==> flow/design.v <==
module SPI_slave(
    input [7:0] tx_data,
    input ss_n, rst_n, clk, tx_valid, MOSI,
    output reg [9:0] rx_data, 
    output reg rx_valid, MISO
);
    reg check_read=0;
    reg[3:0] counter;
    reg[2:0] cs, ns;
    parameter IDLE      = 3'b000,
              CHK_CMD   = 3'b001,
              WRITE     = 3'b010,
              READ_DATA = 3'b011,
              READ_ADD  = 3'b100;
    always @(posedge clk)
        if(!rst_n)begin
            cs <= IDLE;
        end
        else begin
            cs <= ns;
        end
    always@(*)begin
        case(cs)
            IDLE: begin
                if(ss_n == 1)
                    ns = IDLE;
                else    
                    ns = CHK_CMD;
            end 
            CHK_CMD: begin
                case({check_read, MOSI})
                    2'b00,2'b10: 
                        ns = WRITE;
                    2'b01:
                        ns = READ_ADD;
                    2'b11:
                        ns = READ_DATA;
                endcase
            end
            WRITE: begin
                if(ss_n==0)
                    ns = WRITE;
                else 
                    ns = IDLE;
            end
            READ_ADD: begin
                if(ss_n==0)
                    ns = READ_ADD;
                else
                    ns = IDLE;
            end
            READ_DATA: begin
                if(ss_n==0)
                    ns = READ_DATA;
                else 
                    ns = IDLE;
            end
            default: ns = IDLE; 
        endcase
    end
    always@(posedge clk)begin
        if (!rst_n)begin
            rx_data <= 0;
            rx_valid <= 0;
            check_read <= 0;
            MISO <= 0;
            counter <= 0;
        end
        else begin    
            case(cs)
                IDLE:
                    begin
                        rx_data <= 0;
                        rx_valid<=0;
                        MISO <= 0;
                    end
                CHK_CMD:
                    begin
                        rx_data <= 0;
                        rx_valid <= 0;
                        MISO <= 0;
                    end
                WRITE: begin
                    rx_data <= {rx_data[8:0],MOSI};
                    counter <= counter+1;
                    if(counter == 10)begin
                        rx_valid <= 1;
                        counter <= 0;
                    end
                    else
                        rx_valid <= 0;
                end
                READ_ADD: begin
                    rx_data <= {rx_data[8:0],MOSI};
                    counter <= counter+1;
                    if(counter == 10)begin
                        rx_valid <= 1;
                        counter <= 0;
                        check_read <=  1;  
                    end
                    else
                        rx_valid <= 0;
                end
                READ_DATA: begin
                    rx_data <= {rx_data[8:0],MOSI};
                    counter <= counter+1;
                    if(counter == 10)begin
                        rx_valid <= 1;
                        counter <= 0;
                        check_read <=  1;  
                    end
                    else
                        rx_valid <= 0;
                    if((tx_valid==1)&&(counter<7||counter==7))
                        MISO <= tx_data[7-counter];
                    else
                        MISO<=0;
                    end
            endcase
        end
    end
endmodule
module SPI_w_RAM #(
    parameter MEM_DEPTH = 256,
    parameter ADDR_SIZE = 8
)(
    output MISO,
    input MOSI,
    input rst_n , ss_n , clk
);
wire[9:0]w1_rx_data;
wire[7:0]w2_tx_data;
wire w3_tx_valid , w4_rx_valid;
SPI_slave S1(
    .tx_data(w2_tx_data),
    .ss_n(ss_n),
    .rst_n(rst_n),
    .clk(clk),
    .tx_valid(w3_tx_valid),
    .MOSI(MOSI),
    .rx_data(w1_rx_data), 
    .rx_valid(w4_rx_valid),
    .MISO(MISO)
);
RAM #(
    .MEM_DEPTH(MEM_DEPTH),
    .ADDR_SIZE(ADDR_SIZE)
)R1(
    .din(w1_rx_data),
    .clk(clk),
    .rst_n(rst_n),
    .rx_vaild(w4_rx_valid),
    .dout(w2_tx_data),
    .tx_valid(w3_tx_valid)
);
endmodule
module RAM(din, clk, rst_n, rx_vaild, dout, tx_valid);
parameter MEM_DEPTH = 256;
parameter ADDR_SIZE = 8;
input [9:0] din;
input clk, rst_n, rx_vaild;
output reg [7:0] dout;
output reg tx_valid;
reg [7:0] mem [MEM_DEPTH-1:0];
reg [7:0] address;
always @(posedge clk) begin
    if (!rst_n)begin
        dout <= 0;
        tx_valid <= 0;
        address<=0;
    end
    else begin
            case(din[9:8])
                2'b00: begin
                    if(rx_vaild)begin
                        address <= din[7:0];
                        tx_valid <= 0;
                    end
                end
                2'b01: begin
                    if(rx_vaild)begin
                        mem[address] <= din[7:0];
                        tx_valid <= 0;
                    end
                end
                2'b10:begin
                    if(rx_vaild)begin
                        address <= din[7:0];
                    end
                    tx_valid <= 1;
                end
                2'b11: begin
                    dout <= mem[address];
                    tx_valid <= 1;
                end
            endcase
    end
end
endmodule
### Reports on SPI_w_RAM

What the tools print for SPI_w_RAM, step after step.
Lines are those of the file above, counted from 1.
Operators: Yosys type, input widths -> output width; for muxes data width and select width s.
Cell names lack the library's common part.
The mark n/a stands for no value.

| inputs | value |
|---|---|
| design top | SPI_w_RAM |
| clock input | clk |
| standard-cell library | sky130hd |
| timing corner | tt_025C_1v80 |

### Word-level counts

Counts by Yosys on the flattened word-level netlist (proc, flatten, opt, wreduce; memories kept). Register bits leave out memories and registers merged into their read ports (data or address). Print and check cells are left out.
Yosys's memory passes give these memory sizes; they may raise the number of words (mostly to a power of two), join words into wider ones and drop unused or constant bits.

| storage and ports | value |
|---|---|
| register bits | 29 |
| bits of input ports | 4 |
| RAM bits | 2,048 |
| word width x clocked read ports | 8 |
| memories kept | 1 |

Memories:

| name | depth | width | rd ports | write ports | RTL line | RTL |
|---|---|---|---|---|---|---|
| R1.mem | 256 | 8 | 1 | 1 | 164 | `reg [7:0] mem [MEM_DEPTH-1:0];` |

| cells by class | value |
|---|---|
| eq/ne operators | 15 |
| shift operators | 1 |
| reduce/logical cells | 24 |
| $add $sub $neg | 2 |
| multiplexer cells | 27 |
| magnitude comparators | 1 |

Operators by type and width:

| operator | number |
|---|---|
| $mux 8 | 9 |
| $shiftx 8x32->1 | 1 |
| $pmux 10 s2 | 1 |
| $pmux 8 s2 | 1 |
| $pmux 3 s5 | 1 |
| $reduce_or 2->1 | 6 |
| $pmux 3 s3 | 1 |
| $eq 2x2->1 const B | 4 |
| $reduce_bool 2->1 | 4 |
| $mux 4 | 2 |
| $ne 2x1->1 const B | 3 |
| $reduce_and 2->1 | 3 |
| $eq 3x2->1 const B | 2 |
| $reduce_bool 3->1 | 2 |
| $reduce_or 3->1 | 2 |
| $pmux 1 s2 | 3 |
| $mux 1 | 6 |
| $sub 3x4->5 const A | 1 |
| $eq 2x1->1 const B | 2 |
| $logic_not 2->1 | 2 |
| $add 4x1->4 const B | 1 |
| $lt 4x3->1 const B | 1 |
| $eq 4x3->1 const B | 1 |
| $eq 4x4->1 const B | 1 |
| $reduce_bool 4->1 | 1 |
| $mux 2 | 2 |
| $eq 3x1->1 const B | 1 |
| $eq 3x3->1 const B | 1 |

Other operator kinds: 5; their cells: 5.

### Logic depth

Yosys ltp: most cells in a row. Word level: on the elaborated netlist, between registers, memories and ports. Mapped: between sequential cells and ports; inverters and the memories' decode and read muxes count.

| depth | value |
|---|---|
| depth in word-level cells | 5 |
| ABC_AREA | 0 |
| depth in mapped cells | 13 |
| mapped depth without buffers | 7 |

### After synthesis

The flow's flattened synthesis, as Yosys stat reports it; memories are mapped. The netlist is that of the ABC_AREA named above (0 if unset); the other value can give another one.
The area totals of this step are shown rounded.

| mapped netlist | value |
|---|---|
| sequential part of the area | 62,300 µm² |
| buffer cells | 235 |
| mapped flip-flops | 2,087 |
| cell count | 3,938 |
| cell area after synthesis | 81,400 µm² |

Cell types:

| cell | number |
|---|---|
| edfxtp_1 | 2,048 |
| mux4_2 | 486 |
| mux2i_1 | 127 |
| nor2_1 | 300 |
| dfxtp_1 | 39 |
| nand2_1 | 167 |
| buf_4 | 63 |
| mux2_2 | 32 |
| o21ai_0 | 63 |
| clkbuf_1 | 80 |
| buf_2 | 53 |
| a22oi_1 | 35 |
| a21oi_1 | 52 |
| buf_6 | 23 |
| o22ai_1 | 34 |
| a32oi_1 | 24 |
| nand3_1 | 34 |
| o221ai_1 | 15 |

Other cell types: 53; their cells: 263.
By module: a second synthesis without flattening, with its own total; a netlist apart from the flattened one above.

| second synthesis, totals | value |
|---|---|
| cell total of the unflattened synthesis | 4,005 |
| area (unflattened synthesis) | 81,700 µm² |

Each row is one instance without its submodules.

By module:

| module | cells | instances | area (µm²) |
|---|---|---|---|
| RAM | 3,905 | 1 | 80,800 |
| SPI_slave | 100 | 1 | 958 |
| SPI_w_RAM | 0 | 1 | 0.0 |

### Path before layout

Source: OpenSTA report_checks on the synthesized netlist (no wires, ideal clock, input and output delay 20% of the period each), path of least setup slack; recovery checks are left aside. Register names are those of the netlist, which keeps one name where synthesis merged equal registers.

| path post-synthesis | value |
|---|---|
| path kind | register -> register |
| from | register S1.rx_data[0] |
| to | memory R1.mem[0][0] |
| delay of the path | 4,291 ps |
| clock period | 4,720 ps |
| launch time at the first pin | 0 ps |
| setup slack | 429 ps |
| path buffers | 0 |
| stages on the path | 1 |
| arrival | 3,429 ps |
| period reached after synthesis | 4,291 ps |

"delay of the path" = arrival - input delay + setup time.
"stages on the path": output pins that drive a net of the path, with the launching flip-flop's if there is one; two outputs of one cell count as two.
"period reached after synthesis" is the clock period less the worst setup slack; recovery checks do not enter. This is arithmetic on one report: input and output delays are still those of the set period (20% each).
Between the ends stands the longest chain of elaborated cells between them, by number of cells; it is not shown to be the way that was timed. Of several equally long chains one is given.
Each line given opens the expression or statement behind the cell; cells for indexed reads and writes are added by Yosys, which also makes memories of some case tables.
A register here has more assigning lines than the two given.

| on the way, post-synthesis | value |
|---|---|
| cell sequence | dfxtp_1 |
| cells in the longest elaborated chain | 3 |

RTL lines, path post-synthesis:

| item | RTL line | RTL |
|---|---|---|
| from (decl) | 4 | `output reg [9:0] rx_data,` |
| from (assign) | 84 | `rx_data <= {rx_data[8:0],MOSI};` |
| from (assign) | 94 | `rx_data <= {rx_data[8:0],MOSI};` |
| $mux 8 | 181 | `if(rx_vaild)begin` |
| $mux 8 | 173 | `case(din[9:8])` |
| $mux 8 | 167 | `if (!rst_n)begin` |
| to (decl) | 164 | `reg [7:0] mem [MEM_DEPTH-1:0];` |

### Timing after layout

Path of least setup slack in the final report of stored run 1 (OpenROAD, finished layout, wires in). Where an end is a register, its clock arrival counts in the times.
The path's times are printed in steps of 10 ps; the period is the one set.

| path after layout | value |
|---|---|
| path kind | register -> register |
| from | register R1.address[1] |
| to | register R1.dout[3] |
| clock period | 3,600 ps |
| arrival | 4,010 ps |
| setup slack | 390 ps |
| launch time at the first pin | 940 ps |
| stages on the path | 14 |
| path buffers | 6 |

A register here has more assigning lines than the two given.

| on the way, after layout | value |
|---|---|
| cell sequence | dfxtp_4 -> buf_12 -> buf_16 -> buf_16 -> buf_12 -> buf_12 -> mux4_2 -> mux2i_4 -> o221ai_2 -> a21oi_4 -> o41ai_4 -> a211oi_4 -> buf_4 -> o32ai_1 |

RTL lines, path after layout:

| item | RTL line | RTL |
|---|---|---|
| from (decl) | 165 | `reg [7:0] address;` |
| from (assign) | 176 | `address <= din[7:0];` |
| from (assign) | 188 | `address <= din[7:0];` |
| to (decl) | 162 | `output reg [7:0] dout;` |

Chain of elaborated cells between the ends: none given.

Below are 2 stored runs of the flow (Yosys, OpenROAD; platform sky130hd) on SPI_w_RAM, each with its settings and what was measured, unordered. Constraints: input delay and output delay 20% of the set period each, output load 0.01 pF.
"worst setup path time" is the time allowed to the run's worst setup path (the clock period less input and output delay, where it has them) less its slack. Clock arrival times count: a late capture clock shortens it, a late launch clock lengthens it.
"worst setup path time" is given in steps of 10 ps.
Values from the reports are rounded here.
Among the settings, . means not set for that run.

| stored run | period_ns | CORE_UTILIZATION | SETUP_SLACK_MARGIN | PLACE_DENSITY_LB_ADDON | HOLD_SLACK_MARGIN | CORE_ASPECT_RATIO | CORE_MARGIN | TNS_END_PERCENT | CAP_MARGIN | MIN_ROUTING_LAYER | SLEW_MARGIN | PLACE_DENSITY | CELL_PAD_IN_SITES_GLOBAL_PLACEMENT | CTS_CLUSTER_SIZE | cell area after synthesis (µm²) | die outline area (µm²) | std-cell area (final layout) (µm²) | post-layout utilization (%) | setup slack of the worst path (ps) | worst setup path time (ps) | worst setup path type |
|---|---|---|---|---|---|---|---|---|---|---|---|---|---|---|---|---|---|---|---|---|---|
| stored run 1 | 3.6 | 15 | 1.01 | 0.06 | -0.09 | 1.2 | 5 | 65 | 5 | met1 | 20 | . | . | . | 81,400 | 558,000 | 108,000 | 20.0 | 394 | 3,210 | register -> register |
| stored run 2 | 7.8 | 30 | 2.3 | . | . | 0.7 | 6 | 70 | 5 | . | 20 | 0.9 | 3 | 75 | 81,400 | 284,000 | 91,300 | 34.0 | 2,810 | 4,990 | register -> register |
